==> flow/design.v <==
module crc16_parallel (in,clk,rst,crc);
  parameter DATAWIDTH = 8;
  input [DATAWIDTH-1:0]in;
  input clk,rst;
  output [15:0] crc;
  reg [15:0] lfsr;
  assign crc = lfsr;
  always @(posedge clk or negedge rst)
    begin
      if(!rst)
        lfsr <= 16'hFFFF;
      else
        begin
          lfsr <= calc_crc(in,crc);
        end
    end
  function [15:0]calc_crc;
    input [DATAWIDTH-1:0] data;
    input [15:0] crc;
    integer i;
    begin
      calc_crc = crc;
      for (i=0; i< DATAWIDTH; i=i+1)
        begin
          calc_crc = serial_crc16(data[DATAWIDTH-1-i],calc_crc);
        end
    end
  endfunction
  function [15:0] serial_crc16;
    input  in;
    input [15:0] lfsr;
    	begin
      	  serial_crc16[0] = in ^ lfsr[15];
          serial_crc16[1] = lfsr[0];
          serial_crc16[2] = lfsr[1];
          serial_crc16[3] = lfsr[2];
          serial_crc16[4] = lfsr[3];
          serial_crc16[5] = lfsr[4] ^ in ^ lfsr[15];
          serial_crc16[6] = lfsr[5];
          serial_crc16[7] = lfsr[6];
          serial_crc16[8] = lfsr[6];
          serial_crc16[9] = lfsr[8];
          serial_crc16[10] = lfsr[9];
          serial_crc16[11] = lfsr[10];
          serial_crc16[12] = lfsr[11] ^ in ^ lfsr[15];
          serial_crc16[13] = lfsr[12];
          serial_crc16[14] = lfsr[13];
          serial_crc16[15] = lfsr[14];
    end
  endfunction
endmodule
# Reports on crc16_parallel
# What the tools print for crc16_parallel, step after step.
# Line numbers count from 1 in the design file above.
# Operators carry their Yosys type and port widths (W data, S select, Z words).
# Library cell names are shortened.
# Not given: --
# design
top	crc16_parallel
clk_port	clk
cell_library	sky130hd
lib_corner	tt_025C_1v80

# Word-level counts
# Source: Yosys, flattened and elaborated, memories not mapped. Widths are those after wreduce; folded enables and synchronous resets count as part of the registers. Registers that Yosys merges into a memory's read port (data or address) are not register bits. Print and check cells do not count. Equal cells are merged and count once.
# bits
reg_bits	16
input_bits	10
output_inout_bits	16
word_cells	41
# classes
bitwise	40
# op_table
cell	count
$xor A1 B1 Y1	40

# Longest topological paths
# Depth = most cells in a row (Yosys ltp): at word level without a register or memory, in the mapped netlist without a sequential cell, where the memories' decode and read muxes count.
# depth
ltp_word	4
abc_area	0
mapped_depth	3
ltp_nobuf	3

# After synthesis
# Yosys stat after the flow's synthesis: flattened, memories mapped to cells. It holds for the ABC_AREA given above (unset counts as 0); a run with the other value may have another netlist.
# The area totals of this step are shown rounded.
# mapped
cell_count	41
yosys_area_um2	787
seq_area_um2	394
flip_flops	15
buffers	1
# types
cell	count	type_area_um2
dfstp_2	15	394.128
xnor3_1	7	157.651
xor3_1	3	71.318
xnor2_2	4	65.062
xnor2_1	7	61.309
xor2_1	3	26.275
buf_4	1	7.507
inv_1	1	3.754

# Worst setup path after synthesis
# Source: OpenSTA report_checks on the synthesized netlist (no wires, ideal clock, input and output delay 20% of the period each), path of least setup slack; recovery checks are left aside. Register names are those of the netlist, which keeps one name where synthesis merged equal registers.
# synth_timing
path_type	register to register
startpoint	register lfsr[14]
endpoint	register lfsr[6]
tclk_ps	1590
setup_time_ps	90
t_first_pin_ps	0
arrival_time_ps	1174
t_required_ps	1500
setup_slack_ps	326
path_delay_ps	1264
stages	3
path_buffers	0
period_less_setup_slack_ps	1264
# "path_delay_ps" = arrival - input delay + setup time.
# "stages" counts driving pins, that of a launching flip-flop among them; a cell with two outputs on the path counts twice.
# "period_less_setup_slack_ps" is the clock period less the worst setup slack; recovery checks do not enter. This is arithmetic on one report: input and output delays are still those of the set period (20% each).
# Between the ends stands the longest chain of elaborated cells between them, by number of cells; it is not shown to be the way that was timed. Of several equally long chains one is given.
# A line is the first line of the expression or statement that the cell stems from. Yosys adds cells for indexed reads and writes and turns some case tables into memories.
# synth_via
path_cell_list	dfstp_2 > xnor2_2 > xnor3_1
elab_chain_cells	3
cells_between	3
lines_between	2
classes_between	logic: 3
# synth_rtl
element	line	source
start: declaration	6	reg [15:0] lfsr;
start: assignment	11	lfsr <= 16'hFFFF;
start: assignment	14	lfsr <= calc_crc(in,crc);
$xor A1 B1 Y1	33	serial_crc16[0] = in ^ lfsr[15];
$xor A1 B1 Y1 (2 in a row)	38	serial_crc16[5] = lfsr[4] ^ in ^ lfsr[15];
end: assignment	11
end: assignment	14
end: declaration	6

# Worst path after layout
# Path of least setup slack in the final report of run 1 (OpenROAD, finished layout, wires in). Where an end is a register, its clock arrival counts in the times.
# The report prints the path's times to 10 ps; the period is as set.
# layout_timing
path_type	register to output
startpoint	register lfsr[14]
endpoint	output port crc[14]
tclk_ps	2080
out_delay_ps	420
t_first_pin_ps	280
arrival_time_ps	1410
t_required_ps	1660
setup_slack_ps	250
stages	2
path_buffers	1
# layout_via
path_cell_list	dfstp_2 > clkdlybuf4s50_1
elab_chain_cells	0
cells_between	0
lines_between	0
# layout_rtl
element	line	source
start: declaration	6	reg [15:0] lfsr;
start: assignment	11	lfsr <= 16'hFFFF;
start: assignment	14	lfsr <= calc_crc(in,crc);
end: declaration	5	output [15:0] crc;

# Stored flow runs of crc16_parallel (2 of them; Yosys, OpenROAD, sky130hd). They differ in their settings and are not a sequence. Constraints: input delay and output delay 20% of the set period each, output load 0.01 pF.
# "period_less_ws_ps" means the clock period less the worst setup slack. The figure is calculated, with input and output delays left at 20% of the set period.
# "totalPower_w": no workload was simulated; the value follows from the tool's default switching activity.
# Measured values are rounded.
# Settings: n/a = not set for that run.
run	period_ns	CORE_UTILIZATION	SETUP_SLACK_MARGIN	PLACE_DENSITY_LB_ADDON	CORE_MARGIN	TNS_END_PERCENT	CTS_CLUSTER_DIAMETER	CAP_MARGIN	SLEW_MARGIN	PLACE_DENSITY	CORE_ASPECT_RATIO	CELL_PAD_IN_SITES_GLOBAL_PLACEMENT	GPL_TIMING_DRIVEN	CTS_CLUSTER_SIZE	MAX_ROUTING_LAYER	yosys.chip_area_um2	dieArea_um2	layout_stdcell_area_um2	setup_worst_slack_ps	totalPower_w	period_less_ws_ps
run 1	2.08	52	0.13	0.02	10	90	249	20	20	n/a	n/a	n/a	n/a	n/a	n/a	787	3470	1070	250	0.00222	1830
run 2	0.887	44	0.18	n/a	10	n/a	65	20	40	0.44	0.93	2	1	75	met4	787	3880	1400	-455	0.00666	1342
