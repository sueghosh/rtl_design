==> flow/design.v <==
`timescale 1ns / 1ps
module spi_mem(
input sclk,
input rst_n,
input mosi,
input cs,
output reg miso,
output reg mem_ready,
output reg mem_done
    );
 parameter idle =0,check_op=1,addr_dec=2,wr_mem=3,rd_mem=4,done=5;  
 reg [2:0] state;
 reg [7:0] mem[31:0];
 reg [7:0] data_wr;
 reg [7:0] data_rd;
 reg [7:0] mem_addr;
 reg [3:0] bit_cnt;
 reg wr;
 always @(posedge sclk or negedge rst_n )
 if (!rst_n) begin
    state <=idle;
    miso <= 1'bz;
    for (integer i =0; i <32; i=i+1) begin
        mem[i] <= 8'd0;
    end
    data_rd <= 8'd0;
    data_wr <= 8'd0;
    mem_addr <=8'd0;
    bit_cnt <=0;
    mem_ready <=0;
    mem_done <=0;
 end 
 else begin
    case(state)
        idle: 
            begin
            data_rd <= 8'd0;
            data_wr <= 8'd0;
            mem_addr <=8'd0;
            bit_cnt <=0;
            mem_ready <=0;
            mem_done <=0;
            miso <= 1'bz;
            if (!cs) begin 
                state <= check_op;
            end   
            else state <= idle; 
            end
        check_op:
            begin 
                wr <= mosi;
                state <= addr_dec;
                bit_cnt <= 4'd0;
            end
        addr_dec:
            if (bit_cnt < 7) begin
                mem_addr[ bit_cnt] <= mosi;
                bit_cnt <= bit_cnt +1;
            end
            else begin
                if (!wr)begin
                    mem_ready <= 1'b1;
                    mem_addr[bit_cnt] <= mosi;  
                    bit_cnt <=0;
                    state <= rd_mem;
                    data_rd <= mem[mem_addr];
                 end  
                 else begin
                    state <= wr_mem;
                    mem_addr[bit_cnt] <= mosi;  
                    bit_cnt <=0;
                 end 
            end
        wr_mem:
            if (bit_cnt < 8) begin
                data_wr[ bit_cnt] <= mosi;
                bit_cnt <= bit_cnt +1;
            end
            else begin
                mem_done<= 1'b1;
                mem[mem_addr] <= data_wr;
                state <= done;
                bit_cnt <= 0;
                mem_ready <= 1'b0;
            end
        rd_mem:
            if (bit_cnt < 8) begin
                miso <= data_rd[bit_cnt];
                bit_cnt <= bit_cnt +1;
            end
            else begin
                mem_done<= 1'b1;
                state <= done;
                bit_cnt <= 0;
                mem_ready <= 1'b0;
            end
        done: begin
            state <= idle;
            mem_done <= 1'b0;
        end    
        default:
            begin
                data_rd <= 8'd0;
                data_wr <= 8'd0;
                mem_addr <=8'd0;
                bit_cnt <=0;
                mem_ready <=0;
                mem_done <=0;
                state <= idle;
                miso <= 1'bz;
            end
    endcase
 end
endmodule
`timescale 1ns / 1ps
module spi_mem_ctrl(
input clk,
input rst_n,
input [7:0] addr,
input [7:0] wr_data,
input tr_start,  
input wr,  
output reg tr_done,  
output reg [7:0] read_data,
output wire sclk,
output reg mosi,
input miso,
output reg cs,
input mem_ready,
input mem_done,
output reg spi_err
    );
parameter idle = 0,check_op =1, send_wr=2, rd_addr=3, rcv_data=4,done=5;
reg [2:0] state;
reg [4:0] bit_cnt;
reg [16:0] data_reg;  
reg [7:0] mem_data;
reg sclk_t;
assign sclk = (state == idle)? sclk_t:clk;
always @(posedge clk or negedge rst_n)  begin
    if(!rst_n)begin
        state <= idle;
        cs <= 1'b1;
        sclk_t <= 1'b0;
        mosi <= 1'b0;
        spi_err <= 1'b0;
        tr_done <= 1'b0;
        data_reg <= 17'd0;
        mem_data <= 8'd0;
        bit_cnt <= 5'd0;
        read_data <= 8'd0;
    end
    else begin
    case(state)
    idle:begin
        tr_done <= 1'b0;
        mem_data <= 8'd0;
        bit_cnt <= 5'd0;
        read_data <= 8'd0;
        if(tr_start) begin
        state <= check_op;
        cs <= 1'b0;
        data_reg <= {wr_data,addr,wr};
    end
        else begin
        state <=idle;
        data_reg <= 17'd0;
        end
    end
    check_op: begin
        if(data_reg[8:1] < 8'd32) begin
            cs <= 1'b0;
            bit_cnt <= bit_cnt+1;
            mosi <= data_reg[bit_cnt];
            if (data_reg[0])   
                state <= send_wr;
            else
                state <=rd_addr;
         end  
         else begin
            spi_err <=1'b1;
            tr_done <=1'b1;
            state <= idle;
         end     
    end
    send_wr: if(bit_cnt < 17 ) begin
                mosi <= data_reg[bit_cnt];
                bit_cnt <= bit_cnt +1;
            end    
            else begin
                if(mem_done) begin
                    tr_done <= 1'b0;
                    state <= done;
                    bit_cnt <= 0;
                    cs <= 1'b1;
                end 
                else begin
                    state <= send_wr;
                    bit_cnt <= bit_cnt;
                end
            end 
    rd_addr:
            if(bit_cnt < 8 ) begin
                mosi <= data_reg[bit_cnt];  
                bit_cnt <= bit_cnt +1;
            end    
            else begin
                if(mem_ready) begin
                    state <= rcv_data;
                    bit_cnt <=0;
                    end
                else
                    state <= rd_addr;    
            end 
    rcv_data:if(bit_cnt < 8) begin
                mem_data[bit_cnt] <= miso;  
                bit_cnt <= bit_cnt +1;
            end    
            else begin
                tr_done <= 1'b0;
                state <= done;
                bit_cnt <= 0;
                cs <= 1'b1;
                read_data <=mem_data;
            end 
    done: begin
        state <= idle;
        tr_done <=1'b1;
    end        
    default: begin
        state <= idle;
        cs <= 1'b1;
        sclk_t <= 1'b0;
        mosi <= 1'b0;
        spi_err <= 1'b0;
        tr_done <= 1'b0;
        data_reg <= 17'd0;
        mem_data <= 8'd0;
        bit_cnt <= 5'd0;
        read_data <= 8'd0;
    end        
    endcase
    end
end
endmodule
`timescale 1ns / 1ps
module spi_top(
input clk,
input rst_n,
input [7:0] addr,
input [7:0] data_in,
input wr,  
output [7:0] data_out,
input ready,
output done,
output spi_err
    );
  wire mem_done,mem_ready,mosi,miso,sclk,cs;
 spi_mem_ctrl master (
.clk(clk),
.rst_n(rst_n),
.addr(addr),
.wr_data(data_in),
.tr_start(ready),
.wr(wr), 
.tr_done(done),  
.read_data(data_out),
.sclk(sclk),
.mosi(mosi),
 .miso(miso),
.cs(cs),
.mem_done(mem_done),
.mem_ready(mem_ready),
.spi_err(spi_err) );
spi_mem slave(
.sclk(sclk),
.rst_n(rst_n),
.mosi(mosi),
.cs(cs),
.miso(miso),
.mem_ready(mem_ready),
.mem_done(mem_done)
    );  
endmodule
interface spi_mem_if();
logic clk;
logic rst_n;
logic [7:0] addr;
logic [7:0] data_in;
logic wr;  
logic [7:0] data_out;
logic ready;
logic done;
logic spi_err;
endinterface
# From RTL to reports: spi_top
# Tool output for the design above, in the order of the flow.
# Lines are those of the file above, counted from 1.
# A cell with - has no value.
# setup
design	spi_top
clock_port	clk
lib	sky130hd
lib_corner	tt_025C_1v80

# Word-level counts
# Yosys after proc, flatten, opt, wreduce and memory -nomap, before mapping. Print and check cells are not counted. Equal cells are merged and count once.
# op_classes
shifts	6
n_addsub	4
logic	20
n_reduce_logical	61
compare	5
mux	62
n_eq	58
# op_table
operator	count
8-bit case mux with 32-bit select	1
3-bit AND reduction	34
5-bit equality test (second input constant)	16
8-bit case mux with 2-bit select	5
5-bit by 4-bit equality test with 1-bit output (second input constant)	8
8-bit 2-to-1 mux	5
17-bit case mux with 2-bit select	1
5-bit 2-to-1 mux	6
3-bit 2-to-1 mux	9
5-bit case mux with 5-bit select	1
8-bit bitwise AND	3
8-bit OR	3
1-bit 2-to-1 mux	21
5-bit by 3-bit equality test with 1-bit output (second input constant)	4
17-bit by 5-bit variable part select with 1-bit output	1
17-bit 2-to-1 mux	1
2-bit inequality test (second input constant)	8
2-bit AND reduction	8
4-bit OR reduction	4
8-bit NOT	2
3-bit case mux with 5-bit select	1
2-bit by 1-bit inequality test with 1-bit output (second input constant)	7
1-bit NOT	12
3-bit by 2-bit equality test with 1-bit output (second input constant)	4
3-bit equality test (second input constant)	4
4-bit AND reduction	3
4-bit case mux with 3-bit select	1
3-bit case mux with 4-bit select	1
# Other operator kinds: 30; their cells: 42.
# bits
ff_bits	336
out_inout_bits	10
elab_cells	266
in_bits	20

# Logic depth
# Yosys ltp: most cells in a row. Word level: on the elaborated netlist, between registers, memories and ports. Mapped: between sequential cells and ports; inverters and the memories' decode and read muxes count.
# depth
ltp_word	7
abc_area	1
depth_mapped	15
ltp_nobuf	14

# Mapped cells and area
# Source: synth_stat.txt of the flow (Yosys; design flattened, memories mapped). It holds for the ABC_AREA given above (unset counts as 0); a run with the other value may have another netlist.
# The area totals of this step are shown rounded.
# mapped
mapped_cells	2003
buf_cells	115
flip_flops	339
seqArea_um2	8490
yosys_area_um2	15900
# types
cell_type	count	type_area_um2
sky130_fd_sc_hd__dfrtp_1	335	8383.04
sky130_fd_sc_hd__nand2_1	561	2105.77
sky130_fd_sc_hd__o21ai_0	322	1.61E+03
sky130_fd_sc_hd__nand3_1	284	1.42E+03
sky130_fd_sc_hd__nor2_1	144	540.518
sky130_fd_sc_hd__inv_1	90	337.824
sky130_fd_sc_hd__clkbuf_1	83	311.549
sky130_fd_sc_hd__nand4_1	46	287.776
sky130_fd_sc_hd__a21oi_1	37	185.178
sky130_fd_sc_hd__ha_1	10	125.12
sky130_fd_sc_hd__nor2_2	19	118.864
sky130_fd_sc_hd__buf_2	22	110.106
sky130_fd_sc_hd__dfstp_2	3	78.826
sky130_fd_sc_hd__o22ai_1	10	62.56
sky130_fd_sc_hd__buf_1	8	30.029
sky130_fd_sc_hd__edfxtp_1	1	30.029
sky130_fd_sc_hd__nor3_1	6	30.029
sky130_fd_sc_hd__clkinv_1	6	22.522
# Other cell types: 9; their cells: 16.

# Design spi_top on sky130hd. What follows are 2 stored runs of the flow, each under its own settings; their order means nothing. The constraints put input and output delay at 20% of the set period each and load the outputs with 0.01 pF.
# By "period_less_ws_ns" is meant the clock period of the run minus its worst setup slack. This is arithmetic on one report: input and output delays are still those of the set period (20% each).
# By "power_total_mw" is meant OpenSTA's value without simulated activity: inputs other than the clock are taken to toggle once in ten clock periods, and the tool carries that through the logic.
# The measured numbers are rounded.
# A setting shown as n/a is not set for that run.
run name	period_ns	CORE_UTILIZATION	PLACE_DENSITY	HOLD_SLACK_MARGIN	TNS_END_PERCENT	ABC_AREA	GPL_ROUTABILITY_DRIVEN	CTS_CLUSTER_DIAMETER	SLEW_MARGIN	CAP_MARGIN	CORE_MARGIN	PLACE_DENSITY_LB_ADDON	CORE_ASPECT_RATIO	GPL_TIMING_DRIVEN	ws_setup_ns	yosys.chip_area_um2	die_um2	period_less_ws_ns	total_negative_slack_ns	power_total_mw	post_route_stdcell_area_um2
run 1	2.06	39	0.55	-0.0	40	1	0	252	0	20	2	n/a	n/a	n/a	-0.547	15900	42400	2.607	-5.32	18.2	20000
run 2	3.76	27	n/a	n/a	n/a	n/a	1	n/a	20	20	2	0.15	0.97	1	0.214	16400	62700	3.546	0.000	8.76	19200
